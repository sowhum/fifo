==> flow/design.v <==
`timescale 1ns / 1ps
module bram #(
    parameter DEPTH = 32,
    parameter WIDTH = 8,
    parameter ADDR_WIDTH = 5
)(
    input logic clock,
    input logic w_en,
    input logic r_en,
    input logic [WIDTH-1:0] write_data,
    input logic [ADDR_WIDTH-1:0] write_addr,
    input logic [ADDR_WIDTH-1:0] read_addr,
    output logic [WIDTH-1:0] read_data
);
    (* ram_style ="block" *)
    logic [WIDTH-1:0] mem [0:DEPTH-1];
    always @(posedge clock) begin
        if (w_en) begin
            mem[write_addr] <= write_data;
        end 
    end
    always @(posedge clock) begin
        if(r_en)begin
            if (write_addr == read_addr && w_en) begin
                read_data <= write_data;
            end else begin
                read_data <= mem[read_addr];
            end
        end
    end
endmodule
== From RTL to reports: bram ==
Tool output for the design above, in the order of the flow.
Line numbers count from 1 in the design file above.
A cell with n/a has no value.

* Top module: bram
* Clock input: clock
* Standard-cell library: sky130hd
* Library corner: tt_025C_1v80

== Word-level counts ==
Source: Yosys, flattened and elaborated, memories not mapped. Widths are those after wreduce; folded enables and synchronous resets count as part of the registers. Registers that Yosys merges into a memory's read port (data or address) are not register bits. Print and check cells do not count. Equal cells are merged and count once.
Yosys's memory passes give these memory sizes; they may raise the number of words (mostly to a power of two), join words into wider ones and drop unused or constant bits.

* Register bits: 0
* Memories kept: 1
* RAM bits: 256
* Cells after elaboration: 4
* Word width x clocked read ports: 8
* Output and inout bits: 8

* Multiplexer cells: 3

{| class="wikitable"
|+ Memory list
! name !! words !! bits a word !! read ports !! write ports !! RTL line !! RTL
|-
| mem || 32 || 8 || 1 || 1 || 16 || <nowiki>logic [WIDTH-1:0] mem [0:DEPTH-1];</nowiki>
|}

{| class="wikitable"
|+ Operator list
! kind !! number
|-
| 2-to-1 mux 8 bit || 1
|-
| 2-to-1 mux 5 bit || 1
|-
| 2-to-1 mux 1 bit || 1
|}

== Depth ==
Depth = most cells in a row (Yosys ltp): at word level without a register or memory, in the mapped netlist without a sequential cell, where the memories' decode and read muxes count.

* Depth after elaboration: 1
* ABC_AREA: 0
* Gate-level depth with buffers: 9

== After synthesis ==
The flow's flattened synthesis, as Yosys stat reports it; memories are mapped. The netlist is that of the ABC_AREA named above (0 if unset); the other value can give another one.

{| class="wikitable"
|+ Cell types
! type !! number !! area in all (um^2)
|-
| sky130_fd_sc_hd__edfxtp_1 || 264 || 7.93E+03
|-
| sky130_fd_sc_hd__mux4_1 || 33 || 867.082
|-
| sky130_fd_sc_hd__mux2i_1 || 46 || 460.442
|-
| sky130_fd_sc_hd__mux4_2 || 7 || 157.651
|-
| sky130_fd_sc_hd__a221oi_1 || 16 || 140.134
|-
| sky130_fd_sc_hd__nor2_1 || 34 || 127.622
|-
| sky130_fd_sc_hd__a211oi_1 || 15 || 112.608
|-
| sky130_fd_sc_hd__mux2_2 || 10 || 112.608
|-
| sky130_fd_sc_hd__buf_6 || 9 || 101.347
|-
| sky130_fd_sc_hd__o41ai_1 || 8 || 70.067
|-
| sky130_fd_sc_hd__clkbuf_8 || 4 || 55.053
|-
| sky130_fd_sc_hd__and2b_1 || 7 || 52.55
|-
| sky130_fd_sc_hd__or2b_1 || 7 || 52.55
|-
| sky130_fd_sc_hd__nand3_1 || 10 || 50.048
|-
| sky130_fd_sc_hd__o22ai_1 || 8 || 50.048
|-
| sky130_fd_sc_hd__buf_12 || 2 || 40.038
|-
| sky130_fd_sc_hd__nand3b_1 || 5 || 37.536
|-
| sky130_fd_sc_hd__nor3_1 || 7 || 35.034
|}

Not listed: further types 21, cells in them 47.

* Chip area (Yosys): 10749.1 um^2
* Flip-flops: 264
* Standard cells after synthesis: 539

== Timing after synthesis ==
Source: OpenSTA report_checks on the synthesized netlist (no wires, ideal clock, input and output delay 20% of the period each), path of least setup slack; recovery checks are left aside. Register names are those of the netlist, which keeps one name where synthesis merged equal registers.

* Kind: input port to flip-flop
* From: in read_addr[0]
* To: reg read_data[0]
* Buffers on the path: 2
* Data arrival time: 1897 ps
* Time at the first pin: 458 ps
* Delay of the path: 1703 ps
* Period: 2290 ps
* Setup slack: 129 ps
* Library setup time: 264 ps
* Stages on the path: 6
* Required time: 2026 ps
* Period reached after synthesis: 2161 ps

"delay of the path" is the arrival time less input delay plus setup time.
"stages on the path": output pins that drive a net of the path, with the launching flip-flop's if there is one; two outputs of one cell count as two.
"period reached after synthesis" is the clock period less the worst setup slack; recovery checks do not enter. This is arithmetic on one report: input and output delays are still those of the set period (20% each).

* Cells stage by stage: sky130_fd_sc_hd__buf_6 > sky130_fd_sc_hd__buf_6 > sky130_fd_sc_hd__mux4_1 > sky130_fd_sc_hd__mux2_2 > sky130_fd_sc_hd__a221oi_1 > sky130_fd_sc_hd__o41ai_1

{| class="wikitable"
|+ RTL lines, path post-synthesis
! element !! RTL line !! RTL
|-
| start, declared || 12 || <nowiki>input logic [ADDR_WIDTH-1:0] read_addr,</nowiki>
|-
| end, declared || 13 || <nowiki>output logic [WIDTH-1:0] read_data</nowiki>
|}

No chain of elaborated cells between the ends is given.

== Worst path after layout ==
From the final timing report of run 1: the path of least setup slack in the routed layout; clock arrival at registers is part of the times.
The report prints the path's times to 10 ps; the period is as set.

* Kind: input port to flip-flop
* From: in read_addr[1]
* To: reg read_data[0]
* Buffers on the path: 3
* Library setup time: 290 ps
* Setup slack: 1030 ps
* Data arrival time: 3430 ps
* Stages on the path: 7
* Required time: 4460 ps
* Time at the first pin: 850 ps
* Period: 4240 ps

* Cells stage by stage: sky130_fd_sc_hd__clkdlybuf4s50_1 > sky130_fd_sc_hd__clkbuf_8 > sky130_fd_sc_hd__buf_2 > sky130_fd_sc_hd__mux4_1 > sky130_fd_sc_hd__mux2_2 > sky130_fd_sc_hd__a221oi_1 > sky130_fd_sc_hd__o41ai_1

{| class="wikitable"
|+ RTL lines, path post-layout
! element !! RTL line !! RTL
|-
| start, declared || 12 || <nowiki>input logic [ADDR_WIDTH-1:0] read_addr,</nowiki>
|-
| end, declared || 13 || <nowiki>output logic [WIDTH-1:0] read_data</nowiki>
|}

No chain of elaborated cells between the ends is given.

Memo
Re: implementation data of bram

2 stored runs of bram in the flow (synthesis by Yosys, layout by OpenROAD, sky130hd cells), in arbitrary order. Constraints: input delay and output delay 20% of the set period each, output load 0.01 pF.
"period achieved" means the clock period less the worst setup slack. The figure is calculated, with input and output delays left at 20% of the set period.
By "worst path time" is meant the share of the clock period that the worst setup path is allowed (20% is reserved at inputs, 20% at outputs), minus its slack. Clock arrival times at its registers enter into it.
"total power of the final layout": no workload was simulated; the value follows from the tool's default switching activity.
"worst path time" is known to 10 ps.

=== Run 1 ===
{| class="wikitable"
! Setting !! Value
|-
| period_ns || 4.24
|-
| CORE_UTILIZATION || 57
|-
| SETUP_SLACK_MARGIN || 0.96
|-
| PLACE_DENSITY_LB_ADDON || 0.18
|-
| CORE_ASPECT_RATIO || 0.51
|-
| CELL_PAD_IN_SITES_GLOBAL_PLACEMENT || 3
|-
| ABC_AREA || 0
|-
| GPL_TIMING_DRIVEN || 0
|-
| CTS_CLUSTER_SIZE || 79
|-
| CAP_MARGIN || 20
|-
| CORE_MARGIN || 2
|-
| SLEW_MARGIN || 20
|-
! Result !! Value
|-
| Synthesized cell area || 10749.1 um^2
|-
| Overall die area || 20035.3 um^2
|-
| Standard-cell area after routing || 11912.7 um^2
|-
| Setup slack of the worst path || 1028 ps
|-
| Total power of the final layout || 0.00519 W
|-
| Period achieved || 3212 ps
|-
| Worst path time || 2360 ps
|-
| Critical path kind || input port to flip-flop
|}

=== Run 2 ===
{| class="wikitable"
! Setting !! Value
|-
| period_ns || 3.48
|-
| CORE_UTILIZATION || 29
|-
| HOLD_SLACK_MARGIN || 0.28
|-
| CORE_ASPECT_RATIO || 0.79
|-
| CORE_MARGIN || 4
|-
| CELL_PAD_IN_SITES_DETAIL_PLACEMENT || 1
|-
| TNS_END_PERCENT || 80
|-
| ABC_AREA || 0
|-
| SLEW_MARGIN || 40
|-
| MIN_ROUTING_LAYER || met1
|-
| MAX_ROUTING_LAYER || met5
|-
| CAP_MARGIN || 20
|-
! Result !! Value
|-
| Synthesized cell area || 10749.1 um^2
|-
| Overall die area || 40231.2 um^2
|-
| Standard-cell area after routing || 12642.1 um^2
|-
| Setup slack of the worst path || 967 ps
|-
| Total power of the final layout || 0.006675 W
|-
| Period achieved || 2513 ps
|-
| Worst path time || 1820 ps
|-
| Critical path kind || input port to flip-flop
|}
